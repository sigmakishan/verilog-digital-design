==> flow/design.v <==
module uart_tx #(
    parameter CLKS_PER_BIT = 5208
) (
    input  wire        i_clk,
    input  wire        i_rst,
    input  wire [7:0]  i_tx_data,
    input  wire        i_tx_start,
    output wire        o_tx_serial,
    output wire        o_tx_busy
);
    localparam STATE_IDLE      = 2'b00;
    localparam STATE_START_BIT = 2'b01;
    localparam STATE_DATA_BITS = 2'b10;
    localparam STATE_STOP_BIT  = 2'b11;
    reg [1:0]  r_state;
    reg [15:0] r_clk_counter;
    reg [2:0]  r_bit_index;
    reg [9:0]  r_tx_shift_reg;
    always @(posedge i_clk or posedge i_rst) begin
        if (i_rst) begin
            r_state       <= STATE_IDLE;
            r_clk_counter <= 0;
            r_bit_index   <= 0;
        end else begin
            case (r_state)
                STATE_IDLE: begin
                    if (i_tx_start) begin
                        r_state       <= STATE_START_BIT;
                        r_clk_counter <= 0;
                        r_tx_shift_reg <= {1'b1, i_tx_data, 1'b0};  
                    end else begin
                        r_clk_counter <= 0;
                    end
                end
                STATE_START_BIT: begin
                    if (r_clk_counter < CLKS_PER_BIT - 1) begin
                        r_clk_counter <= r_clk_counter + 1;
                    end else begin
                        r_clk_counter <= 0;
                        r_state     <= STATE_DATA_BITS;
                        r_bit_index <= 0;
                        r_tx_shift_reg <= r_tx_shift_reg >> 1;  
                    end
                end
                STATE_DATA_BITS: begin
                    if (r_clk_counter < CLKS_PER_BIT - 1) begin
                        r_clk_counter <= r_clk_counter + 1;
                    end else begin
                        r_clk_counter <= 0;
                        r_tx_shift_reg <= r_tx_shift_reg >> 1;  
                        if (r_bit_index < 7) begin
                            r_bit_index <= r_bit_index + 1;
                        end else begin
                            r_state <= STATE_STOP_BIT;
                        end
                    end
                end
                STATE_STOP_BIT: begin
                    if (r_clk_counter < CLKS_PER_BIT - 1) begin
                        r_clk_counter <= r_clk_counter + 1;
                    end else begin
                        r_clk_counter <= 0;
                        r_state <= STATE_IDLE;
                    end
                end
                default: r_state <= STATE_IDLE;
            endcase
        end
    end
    assign o_tx_serial = (r_state == STATE_IDLE) ? 1'b1 : r_tx_shift_reg[0];
    assign o_tx_busy   = (r_state != STATE_IDLE);
endmodule
module uart_rx #(
    parameter CLKS_PER_BIT = 5208
) (
    input  wire        i_clk,
    input  wire        i_rst,
    input  wire        i_rx_serial,
    output reg  [7:0]  o_rx_data,
    output reg         o_rx_dv  
);
    localparam STATE_IDLE      = 2'b00;
    localparam STATE_START_BIT = 2'b01;
    localparam STATE_DATA_BITS = 2'b10;
    localparam STATE_STOP_BIT  = 2'b11;
    reg [1:0]  r_state;
    reg [15:0] r_clk_counter;
    reg [2:0]  r_bit_index;
    reg [7:0]  r_rx_shift_reg;
    always @(posedge i_clk or posedge i_rst) begin
        if (i_rst) begin
            r_state       <= STATE_IDLE;
            r_clk_counter <= 0;
            o_rx_dv       <= 1'b0;
        end else begin
            o_rx_dv <= 1'b0;
            case (r_state)
                STATE_IDLE: begin
                    if (i_rx_serial == 1'b0) begin
                        r_state       <= STATE_START_BIT;
                        r_clk_counter <= 0;
                    end
                end
                STATE_START_BIT: begin
                    if (r_clk_counter == (CLKS_PER_BIT / 2)) begin
                        if (i_rx_serial == 1'b0) begin
                            r_state       <= STATE_DATA_BITS;
                            r_clk_counter <= 0;
                            r_bit_index   <= 0;
                        end else begin
                            r_state <= STATE_IDLE;
                        end
                    end else begin
                        r_clk_counter <= r_clk_counter + 1;
                    end
                end
                STATE_DATA_BITS: begin
                    if (r_clk_counter >= CLKS_PER_BIT - 1) begin
                        r_clk_counter <= 0;
                        r_rx_shift_reg <= {i_rx_serial, r_rx_shift_reg[7:1]};
                        if (r_bit_index == 7) begin
                            r_state <= STATE_STOP_BIT;
                        end else begin
                            r_bit_index <= r_bit_index + 1;
                        end
                    end else begin
                        r_clk_counter <= r_clk_counter + 1;
                    end
                end
                STATE_STOP_BIT: begin
                    if (r_clk_counter >= CLKS_PER_BIT - 1) begin
                        if (i_rx_serial == 1'b1) begin
                            o_rx_data <= r_rx_shift_reg;
                            o_rx_dv   <= 1'b1;  
                        end
                        r_state <= STATE_IDLE;
                    end else begin
                        r_clk_counter <= r_clk_counter + 1;
                    end
                end
                default: r_state <= STATE_IDLE;
            endcase
        end
    end
endmodule
From RTL to reports: uart_tx

The steps from the RTL of uart_tx to its reports follow in flow order.
Line numbers count from 1 in the design file above.
Cell names lack the library's common part.
Not given: --

Top module: uart_tx
Clock: i_clk
Cell library: sky130hd
Timing corner: tt_025C_1v80

Word-level counts

Source: Yosys, flattened and elaborated, memories not mapped. Widths are those after wreduce. Registers that Yosys merges into a memory's read port (data or address) are not register bits. Print and check cells do not count.

Register bits: 31
Latch bits: 0
RAM bits: 0
Bits in read-only memories: 0
Clocked read ports x word width: 0
Memories kept: 0
Output and inout port bits: 2
Word-level cells: 45

Add/sub/neg operators: 2
Multiply operators: 0
Div/mod/pow operators: 0
Order comparisons: 2
Eq/ne operators: 10
Shifts and indexed selects: 0
Multiplexer cells: 16
Bitwise logic cells: 1
Reduce/logical cells: 10

Operators with widths:

| kind                                                  | count |
| parallel mux 16 bit (select 2 bit)                    | 1 |
| parallel mux 10 bit (select 2 bit)                    | 1 |
| 2-to-1 mux 10 bit                                     | 2 |
| adder 16 x 1 -> 16 bit (second input constant)        | 1 |
| < comparator 16 x 13 -> 1 bit (second input constant) | 1 |
| 2-to-1 mux 16 bit                                     | 1 |
| inequality test 2 bit (second input constant)         | 7 |
| 2-to-1 mux 2 bit                                      | 5 |
| 2-to-1 mux 3 bit                                      | 3 |
| AND reduction 4 bit                                   | 2 |
| parallel mux 2 bit (select 4 bit)                     | 1 |
| AND reduction 6 bit                                   | 1 |
| parallel mux 3 bit (select 2 bit)                     | 1 |
| == test 2 bit (second input constant)                 | 2 |
| nonzero test 2 bit                                    | 2 |
| nonzero test 4 bit                                    | 1 |
| adder 3 x 1 -> 3 bit (second input constant)          | 1 |
| < comparator 3 bit (second input constant)            | 1 |
| nonzero test 3 bit                                    | 1 |
| OR reduction 3 bit                                    | 1 |
| == test 2 x 1 -> 1 bit (second input constant)        | 1 |
| logical NOT 2 bit                                     | 1 |
| OR reduction 2 bit                                    | 1 |
| NOT 1 bit                                             | 1 |
| 2-to-1 mux 1 bit                                      | 1 |

Logic depth

Depth = most cells in a row (Yosys ltp): at word level without a register or memory, in the mapped netlist without a sequential cell, where the memories' decode and read muxes count.

Depth after elaboration: 4
ABC_AREA: 0
Depth in mapped cells: 7
Gate-level depth less buffers: 6

Netlist

The flow's flattened synthesis, as Yosys stat reports it; memories are mapped. The netlist is that of the ABC_AREA named above (0 if unset); the other value can give another one.
The area totals of this step are shown rounded.

Cells in the netlist: 148
Mapped area: 1,600 µm²
Mapped flip-flops: 31
Buffer cells: 4

Cell types:

| type      | count | area in all (µm²) |
| dfrtp_1   | 21    | 525.504 |
| edfxtp_1  | 10    | 300.288 |
| mux2_2    | 8     | 90.086 |
| ha_1      | 6     | 75.072 |
| nor2_1    | 17    | 63.811 |
| xnor2_1   | 7     | 61.309 |
| nand3_1   | 8     | 40.038 |
| inv_1     | 9     | 33.782 |
| a21oi_1   | 6     | 30.029 |
| nand2_1   | 8     | 30.029 |
| a2111oi_4 | 1     | 27.526 |
| xor2_1    | 3     | 26.275 |
| nor3_1    | 5     | 25.024 |
| buf_6     | 2     | 22.522 |
| a221o_1   | 2     | 20.019 |
| o211a_1   | 2     | 20.019 |
| nor4_1    | 3     | 18.768 |
| or2_2     | 3     | 18.768 |

Other cell types: 21; their cells: 27.

Worst setup path after synthesis

Source: OpenSTA report_checks on the synthesized netlist (no wires, ideal clock, input and output delay 20% of the period each), path of least setup slack; recovery checks are left aside. Register names are those of the netlist, which keeps one name where synthesis merged equal registers.

Path type: register to register
From: register r_state[1]
To: register r_tx_shift_reg[0]
Period: 2.62 ns
Library setup time: 0.341 ns
Time at the first pin: 0.000 ns
Arrival: 1.694 ns
Required time: 2.279 ns
Path slack: 0.585 ns
Delay of the path: 2.035 ns
Stages on the path: 7
Buffers on the path: 1
Synthesis period reached: 2.035 ns

"delay of the path" = arrival - input delay + setup time.
"stages on the path" counts driving pins, that of a launching flip-flop among them; a cell with two outputs on the path counts twice.
"synthesis period reached" is the clock period less the worst setup slack; recovery checks do not enter. This is arithmetic on one report: input and output delays are still those of the set period (20% each).
Between the ends stands the longest chain of elaborated cells between them, by number of cells; it is not shown to be the way that was timed. Of several equally long chains one is given.
Each line given opens the expression or statement behind the cell; cells for indexed reads and writes are added by Yosys, which also makes memories of some case tables.
A register here has more assigning lines than the two given.
Only ways into the end's enable, where the timed path ends, are counted here.

Cells stage by stage: dfrtp_1 > inv_1 > ha_1 > clkbuf_1 > inv_1 > a211oi_1 > o21a_1
Length of the longest elaborated chain: 4

Ends and longest elaborated chain, post-synthesis:

| item                  | RTL line | RTL |
| start: declaration    | 15       | `reg [1:0]  r_state;` |
| start: assignment     | 21       | `r_state       <= STATE_IDLE;` |
| start: assignment     | 28       | `r_state       <= STATE_START_BIT;` |
| == test 2 bit         | 25       | `case (r_state)` |
| OR reduction 2 bit    | --       |  |
| inequality test 2 bit | --       |  |
| AND reduction 4 bit   | --       |  |
| end: assignment       | 30       | `r_tx_shift_reg <= {1'b1, i_tx_data, 1'b0};` |
| end: assignment       | 42       | `r_tx_shift_reg <= r_tx_shift_reg >> 1;` |
| end: declaration      | 18       | `reg [9:0]  r_tx_shift_reg;` |

Worst path after layout

From the final timing report of run 1: the path of least setup slack in the routed layout; clock arrival at registers is part of the times.

Path type: register to output
From: register r_state[0]
To: output o_tx_serial
Period: 2.04 ns
External output delay: 0.41 ns
Time at the first pin: 0.32 ns
Arrival: 1.56 ns
Required time: 1.63 ns
Path slack: 0.07 ns
Stages on the path: 5
Buffers on the path: 1

Between the ends stands the longest chain of elaborated cells between them, by number of cells; it is not shown to be the way that was timed. Of several equally long chains one is given.
A register here has more assigning lines than the two given.

Cells stage by stage: dfrtp_1 > inv_1 > ha_4 > or2_2 > dlygate4sd2_1
Length of the longest elaborated chain: 2

Ends and longest elaborated chain, post-layout:

| item               | RTL line | RTL |
| start: declaration | 15       | `reg [1:0]  r_state;` |
| start: assignment  | 21       | `r_state       <= STATE_IDLE;` |
| start: assignment  | 28       | `r_state       <= STATE_START_BIT;` |
| logical NOT 2 bit  | 70       | `assign o_tx_serial = (r_state == STATE_IDLE) ? 1'b1 : r_tx_shift_reg[0];` |
| 2-to-1 mux 1 bit   | 70       |  |
| end: declaration   | 8        | `output wire        o_tx_serial,` |

--- measured runs ---
Measured data: module uart_tx, platform sky130hd, 2 stored runs of the flow under differing settings, order arbitrary. Input and output delays are each 20% of the period that was set; the output load is 0.01 pF.
The measured numbers are rounded.

## Run 1

==> flow/run.sh <==
#!/bin/bash
# the make line also repeats the synthesis and layout settings of config.mk as NAME=value (left out here)
make -C /OpenROAD-flow-scripts/flow DESIGN_CONFIG=/design/flow/config.mk WORK_HOME=/design/flow/orfs CLKGATE_MAP_FILE= finish
==> flow/config.mk <==
export PLATFORM = sky130hd
export DESIGN_NAME = uart_tx
export DESIGN_NICKNAME = uart_tx
export VERILOG_FILES = /design/flow/design.v
export SDC_FILE = /design/flow/constraint.sdc
export NUM_CORES = 4
export LEC_CHECK = 0
export CAP_MARGIN = 20
export CORE_MARGIN = 2
export CORE_UTILIZATION = 52
export SLEW_MARGIN = 20
==> flow/constraint.sdc <==
create_clock -name core_clock -period 2.04 [get_ports {i_clk}]
set_input_delay 0.4080 -clock core_clock [delete_from_list [all_inputs] [get_ports {i_clk}]]
set_output_delay 0.4080 -clock core_clock [all_outputs]
set_load 0.01 [all_outputs]

| result of run 1 | value |
|---|---|
| die outline area | 3,600 µm² |
| smallest setup slack | 0.074 ns |
| sum of negative setup slack | 0.000 ns |
| chip area in the Yosys report | 1,600 µm² |
| utilization | 65 % |

## Run 2

==> flow/run.sh <==
#!/bin/bash
# the make line also repeats the synthesis and layout settings of config.mk as NAME=value (left out here)
make -C /OpenROAD-flow-scripts/flow DESIGN_CONFIG=/design/flow/config.mk WORK_HOME=/design/flow/orfs CLKGATE_MAP_FILE= finish
==> flow/config.mk <==
export PLATFORM = sky130hd
export DESIGN_NAME = uart_tx
export DESIGN_NICKNAME = uart_tx
export VERILOG_FILES = /design/flow/design.v
export SDC_FILE = /design/flow/constraint.sdc
export NUM_CORES = 4
export LEC_CHECK = 0
export ABC_AREA = 0
export CAP_MARGIN = 10
export CELL_PAD_IN_SITES_DETAIL_PLACEMENT = 0
export CORE_ASPECT_RATIO = 1.19
export CORE_MARGIN = 2
export CORE_UTILIZATION = 72
export CTS_CLUSTER_SIZE = 47
export MAX_ROUTING_LAYER = met5
export MIN_ROUTING_LAYER = met1
export PLACE_DENSITY_LB_ADDON = 0.04
export SETUP_SLACK_MARGIN = 0.53
export SLEW_MARGIN = 20
==> flow/constraint.sdc <==
create_clock -name core_clock -period 2.19 [get_ports {i_clk}]
set_input_delay 0.4380 -clock core_clock [delete_from_list [all_inputs] [get_ports {i_clk}]]
set_output_delay 0.4380 -clock core_clock [all_outputs]
set_load 0.01 [all_outputs]

Run 2: incomplete, clock tree synthesis halted on DPL-0033
--- end ---
